==> flow/design.v <==
module spi_master( 
    input clk, reset, MISO, transmit,
    input [7:0] to_send,  
    output logic MOSI, SCK, 
    output logic [7:0] received,
    output logic done );
    enum {setup, communicate, finished} state;
    logic unsigned [3:0] cnt;
    logic [7:0] hold_to_send;
    always_comb 
        if (cnt % 2 == 0) SCK <= 0;
        else SCK <= 1;
    assign MOSI = hold_to_send[7];  
    always_comb 
        if (state == finished) done <= 1;
        else done <= 0;
    always_ff @ (posedge clk, negedge reset)
        if (~reset) begin
            state <= setup;
            cnt <= 15;
            received <= 0;
            end 
        else begin
            case(state)
                setup: begin
                    hold_to_send <= {to_send[0], to_send[7:1]};  
                    if (transmit) state <= communicate;
                    end
                communicate: begin
                    cnt <= cnt-1;
                    if (cnt % 2 == 1) begin  
                        if (cnt != 1) hold_to_send <= {hold_to_send[6:0], hold_to_send[7]};  
                        received <= {received[6:0], MISO};  
                        end
                    if (cnt == 0) begin 
                        state <= finished;
                        received <= {received[6:0], MISO};  
                        end
                    end
                finished: begin
                    cnt <= 15;
                    if (~transmit) state <= setup;
                    end
                default: state <= setup;
                endcase
            end 
    endmodule
From RTL to reports: spi_master

The steps from the RTL of spi_master to its reports follow in flow order.
Line numbers count from 1 in the design file above.
Operators: Yosys type, input widths -> output width; for muxes data width and select width s.
Library cell names are shortened.
The mark -- stands for no value.

Design top: spi_master
Clock input: clk
Cell library: sky130hd
Library corner: tt_025C_1v80

After elaboration

Source: Yosys, flattened and elaborated, memories not mapped. Widths are those after wreduce. Registers that Yosys merges into a memory's read port (data or address) are not register bits. Print and check cells do not count. Equal cells are merged and count once.

Flip-flop bits (word level): 52
Output and inout bits: 11
Input port bits: 12
Elaborated cells: 34

$add $sub $neg: 1
Mux-type cells: 12
Equality and inequality tests: 8
Reduce/logical cells: 9

Operators by type and width:

| kind                | count |
| $pmux 32 s3         | 1 |
| $mux 32             | 3 |
| $logic_not 32->1    | 2 |
| $eq 32x1->1 const B | 1 |
| $eq 32x2->1 const B | 1 |
| $mux 8              | 4 |
| $pmux 8 s2          | 1 |
| $ne 2x2->1 const B  | 5 |
| $pmux 4 s2          | 1 |
| $reduce_bool 2->1   | 3 |
| $sub 4x1->4 const B | 1 |
| $ne 4x1->1 const B  | 1 |
| $logic_not 4->1     | 1 |
| $reduce_and 4->1    | 1 |
| $reduce_and 3->1    | 1 |
| $reduce_and 2->1    | 1 |
| $mux 1              | 2 |

Logic depth

Depth = most cells in a row (Yosys ltp): at word level without a register or memory, in the mapped netlist without a sequential cell, where the memories' decode and read muxes count.

Depth in word-level cells: 4
ABC_AREA: 0
Depth in mapped cells: 5
Gate-level depth less buffers: 5

Synthesis result

The flow's flattened synthesis, as Yosys stat reports it; memories are mapped. The netlist is that of the ABC_AREA named above (0 if unset); the other value can give another one.
Totals and module areas in this step are rounded.

Synthesis area: 991.0 um^2
Standard cells after synthesis: 66
Flip-flop cells: 23
Buffers: 1

Cell types:

| cell     | count | total area (um^2) |
| dfrtp_1  | 10    | 250.24 |
| edfxtp_1 | 8     | 240.23 |
| mux2_2   | 16    | 180.173 |
| dfstp_2  | 5     | 131.376 |
| ha_1     | 2     | 25.024 |
| o31ai_4  | 1     | 21.27 |
| nand2b_1 | 3     | 18.768 |
| nand2_1  | 3     | 11.261 |
| nor2_1   | 3     | 11.261 |
| a32o_1   | 1     | 10.01 |
| a22o_1   | 1     | 8.758 |
| nor4b_1  | 1     | 8.758 |
| xnor2_1  | 1     | 8.758 |
| xor2_1   | 1     | 8.758 |
| a21o_1   | 1     | 7.507 |
| inv_1    | 2     | 7.507 |
| o21a_1   | 1     | 7.507 |
| nand2_2  | 1     | 6.256 |

Other cell types: 5; their cells: 5.

Timing after synthesis

Path of least setup slack by OpenSTA after synthesis, without wires, with an ideal clock, recovery checks aside; 20% of the period is set as input and as output delay. Where synthesis merged equal registers, the netlist keeps one of their names.

Path type: flip-flop to flip-flop
Start point: register cnt[0]
End point: register received[0]
Required time: 1.445 ns
Time at the first pin: 0.000 ns
Driving pins on the path: 6
Data arrival time: 1.401 ns
Setup time: 0.125 ns
Setup slack: 0.044 ns
Clock period: 1.57 ns
Buffers on the path: 0
Delay of the path: 1.526 ns
Period reached after synthesis: 1.526 ns

"delay of the path" = arrival - input delay + setup time.
"driving pins on the path": output pins that drive a net of the path, with the launching flip-flop's if there is one; two outputs of one cell count as two.
"period reached after synthesis" is the clock period less the worst setup slack; recovery checks do not enter. This is arithmetic on one report: input and output delays are still those of the set period (20% each).
The rows between start and end are the longest chain of elaborated cells between them; the timing report does not say that the signal goes this way. Where chains are equally long, one stands for them.
Each line given opens the expression or statement behind the cell; cells for indexed reads and writes are added by Yosys, which also makes memories of some case tables.
At most two assigning lines are given for a register; there are more.

Cells stage by stage: dfstp_2 -> inv_1 -> ha_1 -> nand2_2 -> o31ai_4 -> mux2_2
Cells in the longest elaborated chain: 3
Elaborated cells on any way between the ends: 5
Source lines of those cells: 2
Those cells by class: mux (2); reduce/logical (3)

RTL lines, path after synthesis:

| what               | line | text |
| start: declaration | 8    | `logic unsigned [3:0] cnt;` |
| start: assignment  | 20   | `cnt <= 15;` |
| start: assignment  | 30   | `cnt <= cnt-1;` |
| $logic_not 4->1    | 35   | `if (cnt == 0) begin` |
| $reduce_bool 2->1  | --   |  |
| $reduce_and 2->1   | --   |  |
| end: assignment    | 33   | `received <= {received[6:0], MISO};` |
| end: assignment    | 37   | `received <= {received[6:0], MISO};` |
| end: declaration   | 5    | `output logic [7:0] received,` |

Worst path after layout

Path of least setup slack in the final report of stored run 1 (OpenROAD, finished layout, wires in). Where an end is a register, its clock arrival counts in the times.

Path type: flip-flop to output port
Start point: register cnt[0]
End point: output SCK
Required time: 1.54 ns
Setup slack: 0.11 ns
Driving pins on the path: 2
Clock period: 1.93 ns
Data arrival time: 1.44 ns
Time at the first pin: 0.30 ns
External output delay: 0.39 ns
Buffers on the path: 1

The rows between start and end are the longest chain of elaborated cells between them; the timing report does not say that the signal goes this way. Where chains are equally long, one stands for them.
At most two assigning lines are given for a register; there are more.

Cells stage by stage: dfstp_2 -> clkdlybuf4s50_1
Cells in the longest elaborated chain: 2
Elaborated cells on any way between the ends: 2
Source lines of those cells: 1
Those cells by class: mux (1); reduce/logical (1)

RTL lines, path post-layout:

| what               | line | text |
| start: declaration | 8    | `logic unsigned [3:0] cnt;` |
| start: assignment  | 20   | `cnt <= 15;` |
| start: assignment  | 30   | `cnt <= cnt-1;` |
| $logic_not 32->1   | 11   | `if (cnt % 2 == 0) SCK <= 0;` |
| $mux 1             | 11   |  |
| end: declaration   | 4    | `output logic MOSI, SCK,` |

Measured data: module spi_master, platform sky130hd, 2 stored runs of the flow under differing settings, order arbitrary. Input and output delays are each 20% of the period that was set; the output load is 0.01 pF.
"achieved clock period" is the run's clock period less its worst setup slack. It is reckoned from that one timing run; input and output delays stay at 20% of the period that was set.
"time on the worst setup path" = time allowed to the worst setup path (clock period - input delay - output delay, where it has them) - its slack; a late launch clock adds to it, a late capture clock takes from it.
By "power" is meant OpenSTA's value without simulated activity: inputs other than the clock are taken to toggle once in ten clock periods, and the tool carries that through the logic.
The measured numbers are rounded.

## Stored run 1

==> flow/run.sh <==
#!/bin/bash
# the make line also repeats the synthesis and layout settings of config.mk as NAME=value (left out here)
make -C /OpenROAD-flow-scripts/flow DESIGN_CONFIG=/design/flow/config.mk WORK_HOME=/design/flow/orfs CLKGATE_MAP_FILE= finish
==> flow/config.mk <==
export PLATFORM = sky130hd
export DESIGN_NAME = spi_master
export DESIGN_NICKNAME = spi_master
export VERILOG_FILES = /design/flow/design.v
export SDC_FILE = /design/flow/constraint.sdc
export NUM_CORES = 4
export LEC_CHECK = 0
export CAP_MARGIN = 10
export CELL_PAD_IN_SITES_DETAIL_PLACEMENT = 0
export CORE_ASPECT_RATIO = 1.44
export CORE_MARGIN = 5
export CORE_UTILIZATION = 46
export MAX_ROUTING_LAYER = met5
export SLEW_MARGIN = 20
export TNS_END_PERCENT = 30
==> flow/constraint.sdc <==
create_clock -name core_clock -period 1.93 [get_ports {clk}]
set_input_delay 0.3860 -clock core_clock [delete_from_list [all_inputs] [get_ports {clk}]]
set_output_delay 0.3860 -clock core_clock [all_outputs]
set_load 0.01 [all_outputs]

| result of stored run 1 | value |
|---|---|
| final utilization | 0.614 |
| sum of negative setup slack | 0.000 ns |
| time on the worst setup path | 1.44 ns |
| worst setup path type | flip-flop to output port |
| total die area | 3198 um^2 |
| standard-cell area after routing | 1275 um^2 |
| power | 1.836 mW |
| achieved clock period | 1.823 ns |
| mapped cell area after synthesis | 991.0 um^2 |
| setup slack of the worst path | 0.107 ns |

## Stored run 2

==> flow/run.sh <==
#!/bin/bash
# the make line also repeats the synthesis and layout settings of config.mk as NAME=value (left out here)
make -C /OpenROAD-flow-scripts/flow DESIGN_CONFIG=/design/flow/config.mk WORK_HOME=/design/flow/orfs CLKGATE_MAP_FILE= finish
==> flow/config.mk <==
export PLATFORM = sky130hd
export DESIGN_NAME = spi_master
export DESIGN_NICKNAME = spi_master
export VERILOG_FILES = /design/flow/design.v
export SDC_FILE = /design/flow/constraint.sdc
export NUM_CORES = 4
export LEC_CHECK = 0
export CAP_MARGIN = 20
export CORE_MARGIN = 4
export CORE_UTILIZATION = 65
export CTS_CLUSTER_DIAMETER = 290
export MIN_ROUTING_LAYER = met2
export PLACE_DENSITY_LB_ADDON = 0.13
export SLEW_MARGIN = 20
==> flow/constraint.sdc <==
create_clock -name core_clock -period 0.961 [get_ports {clk}]
set_input_delay 0.1922 -clock core_clock [delete_from_list [all_inputs] [get_ports {clk}]]
set_output_delay 0.1922 -clock core_clock [all_outputs]
set_load 0.01 [all_outputs]

Stored run 2: no results, placement failed with DPL-0038
